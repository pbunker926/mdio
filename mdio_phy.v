==> flow/design.v <==
`timescale 1ns / 1ps 
module mdio_phy(
    input clk_8_3mhz,
    input reset_n,
    input [95:0] mdio_packet_data,
    input mdio_packet_valid,
    input rd_wr_sig,
    output pckt_rcvd,
    output done,
    output reg [15:0] read_reg_data,
    output read_valid,
    input mdio_in,
    output mdio_out,
    output read_en,
    output mdc
    );
reg packet_valid_d,packet_valid_d1;
reg [6:0]counter; 
reg [95:0] mdio_packet_data_reg;
reg [95:0] shift_mdio_packet;
reg mdio_reg,pckt_rcvd_reg,done_reg;
reg rd_wr_sig_d, rd_wr_sig_d1;
reg start_d, start_d1;
reg start,serialise_complt;
wire posedge_packet_valid, start_posedge;
reg [15:0] read_reg;
reg read_valid_reg;
reg read_en_reg;
(*KEEP="TRUE"*) reg mdio_in_reg;
assign mdc = clk_8_3mhz;
assign mdio_out = mdio_reg;
assign done = done_reg;
assign pckt_rcvd = pckt_rcvd_reg;
assign read_en = read_en_reg;
assign posedge_packet_valid = (packet_valid_d && (~ packet_valid_d1));
assign read_valid = read_valid_reg; 
assign start_posedge =  (start_d && (~ start_d1));
always@(posedge clk_8_3mhz)
begin
  if(!reset_n)
    begin
    packet_valid_d <= 1'b0;
    packet_valid_d1 <= 1'b0;
    rd_wr_sig_d1 <= 1'b0;
    rd_wr_sig_d <= 1'b0;
    start_d <= 1'b0;
    start_d1<= 1'b0;
    mdio_in_reg <= 1'b0;
    end
  else
    begin
    packet_valid_d <= mdio_packet_valid;
    packet_valid_d1 <= packet_valid_d;
    rd_wr_sig_d <= rd_wr_sig;
    rd_wr_sig_d1 <= rd_wr_sig_d;
    start_d <= start;
    start_d1 <= start_d;
    mdio_in_reg <= mdio_in;
    end
end
always@(posedge clk_8_3mhz)
begin
  if(!reset_n)
    begin
      mdio_packet_data_reg <= {96{1'b0}};
      pckt_rcvd_reg <= 1'b0;
      start <= 1'b0;
    end
  else
   begin
    if (posedge_packet_valid == 1'b1)
      begin
      mdio_packet_data_reg <= mdio_packet_data;
      pckt_rcvd_reg <= 1'b1;
      start <= 1'b1;
      end
    else if (serialise_complt == 1'b1)
      begin
      start <= 1'b0;
      mdio_packet_data_reg <= mdio_packet_data_reg;
      pckt_rcvd_reg <= 1'b0;
      end
    else
      begin
      mdio_packet_data_reg <= mdio_packet_data_reg;
      pckt_rcvd_reg <= 1'b0;
      start <= start;
      end
   end
end
always@ (posedge clk_8_3mhz)
begin
  if (!reset_n)
  begin
    read_reg_data <= {16{1'b0}};
    read_valid_reg <= 1'b0;
  end
  else
  begin
    if((done_reg == 1'b1) && (rd_wr_sig_d1 == 1'b1))
      begin
          read_reg_data <= read_reg;
          read_valid_reg <= 1'b1;
      end
    else
      begin
          read_reg_data <= read_reg_data;
          read_valid_reg <= 1'b0;
      end
  end
end
always@(negedge clk_8_3mhz)
begin
if(!reset_n)
  begin
  mdio_reg <= 1'b1;
  counter <= 7'b0;
  done_reg <= 1'b0;
  serialise_complt <= 1'b0;
  shift_mdio_packet <= {96{1'b1}};
  end
else
  begin
  if (start == 1'b1) 
  begin
  if (start_posedge == 1'b1)
    begin
    shift_mdio_packet <= mdio_packet_data_reg;
    end
  else if (counter == 7'h60)
    begin 
    counter <= 7'b0;
    done_reg <= 1'b1;
    serialise_complt <= 1'b1;
    end
  else
    begin
    mdio_reg <= shift_mdio_packet[95];    
    shift_mdio_packet <= { shift_mdio_packet[94:0], 1'b0};
    counter <= counter + 1'b1;
    done_reg <= 1'b0;
    end
  end
  else
    begin
    serialise_complt <= 1'b0;
    mdio_reg <= 1'b1;
    counter <= 7'b0;
    done_reg <= 1'b0;
    end
  end
end    
always@ (posedge clk_8_3mhz)
begin
  if (!reset_n) 
  read_reg <= {16{1'b0}};
  else
  begin
    if (rd_wr_sig_d1 ==1'b1)
      begin
      if ((counter > 7'd49)  && (counter < 7'd67))
      read_reg <= {read_reg[14:0], mdio_in_reg};
      else
      read_reg <= read_reg;
      end
    else
      read_reg <= {16{1'b0}};
  end
end
always@ (counter,rd_wr_sig_d1,reset_n)
begin
  if (!reset_n) 
  read_en_reg <= 1'b0;
  else
  begin
    if (rd_wr_sig_d1 ==1'b1)
      begin
      if ((counter > 7'd49)  && (counter < 7'd67))
          read_en_reg <= 1'b1;
      else if (counter == 7'd48) 
          read_en_reg <= 1'b1;
      else
          read_en_reg <= 1'b0;
      end
    else if (start == 1'b0)
        read_en_reg <= 1'b0;
    else 
        read_en_reg <= 1'b0;
  end
end
endmodule
# [Reports on mdio_phy]
# Tool output for the design above, in the order of the flow.
# Line numbers count from 1 in the design file above.
# Operators: Yosys type, input widths -> output width; for muxes data width and select width s.
# Library cell names are shortened.
# Not given: -
[setup] top_module="mdio_phy" clk_port="clk_8_3mhz" cell_library="sky130hd" corner="tt_025C_1v80"

# [Word-level counts]
# Source: Yosys, flattened and elaborated, memories not mapped. Widths are those after wreduce. Registers that Yosys merges into a memory's read port (data or address) are not register bits. Print and check cells do not count. Equal cells are merged and count once.
[bits] ram_bits=0 latch_bits=0 output_inout_bits=22 wordCells=50 mem_bits_ro=0 regBits=244 clocked_rd_ports_x_width=0 input_bits=101 n_memories=0
[classes] n_eq=3 n_addsub=1 div=0 mux=12 n_mul=0 reduce_logical=10 n_shift=0 logic=4 cmp=2
[ops] op="$mux 96" count=2
[ops] op="$reduce_and 2->1" count=5
[ops] op="$mux 1" count=9
[ops] op="$add 7x1->7 const B" count=1
[ops] op="$gt 7x6->1 const B" count=1
[ops] op="$eq 7x6->1 const B" count=1
[ops] op="$lt 7x7->1 const B" count=1
[ops] op="$eq 7x7->1 const B" count=1
[ops] op="$mux 7" count=1
[ops] op="$logic_and 1x1->1" count=4
[ops] op="$not 1->1" count=4
[ops] op="$ne 2x2->1 const B" count=1
[ops] op="$reduce_bool 2->1" count=1

# [Logic depth]
# Yosys ltp: most cells in a row. Word level: on the elaborated netlist, between registers, memories and ports. Mapped: between sequential cells and ports; inverters and the memories' decode and read muxes count.
[depth] word_depth=5 abc_area=0 mapped_depth=8 ltp_nobuf=5

# [After synthesis]
# Source: synth_stat.txt of the flow (Yosys; design flattened, memories mapped). It holds for the ABC_AREA given above (unset counts as 0); a run with the other value may have another netlist.
[synth_totals] synth_area_um2=10642.7 buffers=122 cells=1227 sequential_area_um2=4884.7 ffs=244
[types] cell="dfxtp_1" count=244 area_total_um2=4.88E+03
[types] cell="mux2i_1" count=96 area_total_um2=960.922
[types] cell="nand2_1" count=253 area_total_um2=949.661
[types] cell="and3b_1" count=96 area_total_um2=840.806
[types] cell="a211oi_1" count=95 area_total_um2=713.184
[types] cell="a21oi_1" count=119 area_total_um2=595.571
[types] cell="clkbuf_1" count=105 area_total_um2=394.128
[types] cell="nor2_1" count=98 area_total_um2=367.853
[types] cell="o2111ai_1" count=17 area_total_um2=148.893
[types] cell="o221ai_1" count=16 area_total_um2=140.134
[types] cell="o211ai_1" count=18 area_total_um2=135.13
[types] cell="buf_12" count=4 area_total_um2=80.077
[types] cell="buf_4" count=6 area_total_um2=45.043
[types] cell="and2_1" count=7 area_total_um2=43.792
[types] cell="ha_1" count=3 area_total_um2=37.536
[types] cell="inv_1" count=8 area_total_um2=30.029
[types] cell="o31ai_1" count=4 area_total_um2=30.029
[types] cell="or4_1" count=3 area_total_um2=22.522
# Other cell types: 22; their cells: 35.

Subject: flow runs of mdio_phy

Hi,

Below are 2 stored runs of the flow (Yosys, OpenROAD; platform sky130hd) on mdio_phy, each with its settings and what was measured, unordered. Constraints: input delay and output delay 20% of the set period each, output load 0.01 pF.
By "power.total_w" is meant OpenSTA's value without simulated activity: inputs other than the clock are taken to toggle once in ten clock periods, and the tool carries that through the logic.

[flow] flow run 1: files
==> flow/run.sh <==
#!/bin/bash
# the make line also repeats the synthesis and layout settings of config.mk as NAME=value (left out here)
make -C /OpenROAD-flow-scripts/flow DESIGN_CONFIG=/design/flow/config.mk WORK_HOME=/design/flow/orfs CLKGATE_MAP_FILE= finish
==> flow/config.mk <==
export PLATFORM = sky130hd
export DESIGN_NAME = mdio_phy
export DESIGN_NICKNAME = mdio_phy
export VERILOG_FILES = /design/flow/design.v
export SDC_FILE = /design/flow/constraint.sdc
export NUM_CORES = 4
export LEC_CHECK = 0
export ABC_AREA = 0
export CAP_MARGIN = 20
export CELL_PAD_IN_SITES_DETAIL_PLACEMENT = 1
export CORE_MARGIN = 2
export CORE_UTILIZATION = 21
export CTS_CLUSTER_DIAMETER = 201
export CTS_CLUSTER_SIZE = 39
export GPL_TIMING_DRIVEN = 0
export PLACE_DENSITY = 0.56
export SETUP_SLACK_MARGIN = -0.06
export SLEW_MARGIN = 0
==> flow/constraint.sdc <==
create_clock -name core_clock -period 5.12 [get_ports {clk_8_3mhz}]
set_input_delay 1.0240 -clock core_clock [delete_from_list [all_inputs] [get_ports {clk_8_3mhz}]]
set_output_delay 1.0240 -clock core_clock [all_outputs]
set_load 0.01 [all_outputs]

[flow] flow run 1: metrics
[metrics] power.total_w = 0.00405
[metrics] die_footprint_um2 = 52496.0
[metrics] timing.setup.ws_ns = -0.412
[metrics] tns_setup_ns = -0.412
[metrics] fin_util_frac = 0.277
[metrics] synthArea_um2 = 10642.7
[metrics] worst_hold_slack_ns = 0.450
[metrics] stdcell_area_um2 = 13859.5

[flow] flow run 2: files
==> flow/run.sh <==
#!/bin/bash
# the make line also repeats the synthesis and layout settings of config.mk as NAME=value (left out here)
make -C /OpenROAD-flow-scripts/flow DESIGN_CONFIG=/design/flow/config.mk WORK_HOME=/design/flow/orfs CLKGATE_MAP_FILE= finish
==> flow/config.mk <==
export PLATFORM = sky130hd
export DESIGN_NAME = mdio_phy
export DESIGN_NICKNAME = mdio_phy
export VERILOG_FILES = /design/flow/design.v
export SDC_FILE = /design/flow/constraint.sdc
export NUM_CORES = 4
export LEC_CHECK = 0
export CAP_MARGIN = 20
export CELL_PAD_IN_SITES_DETAIL_PLACEMENT = 0
export CORE_ASPECT_RATIO = 1.79
export CORE_MARGIN = 2
export CORE_UTILIZATION = 50
export CTS_CLUSTER_SIZE = 76
export GPL_ROUTABILITY_DRIVEN = 1
export PLACE_DENSITY_LB_ADDON = 0.25
export SLEW_MARGIN = 5
==> flow/constraint.sdc <==
create_clock -name core_clock -period 4.85 [get_ports {clk_8_3mhz}]
set_input_delay 0.9700 -clock core_clock [delete_from_list [all_inputs] [get_ports {clk_8_3mhz}]]
set_output_delay 0.9700 -clock core_clock [all_outputs]
set_load 0.01 [all_outputs]

[flow] flow run 2: metrics
[metrics] power.total_w = 0.004736
[metrics] die_footprint_um2 = 22518.0
[metrics] timing.setup.ws_ns = -0.368
[metrics] tns_setup_ns = -0.368
[metrics] fin_util_frac = 0.64
[metrics] synthArea_um2 = 10642.7
[metrics] worst_hold_slack_ns = 0.432
[metrics] stdcell_area_um2 = 13415.4

Regards
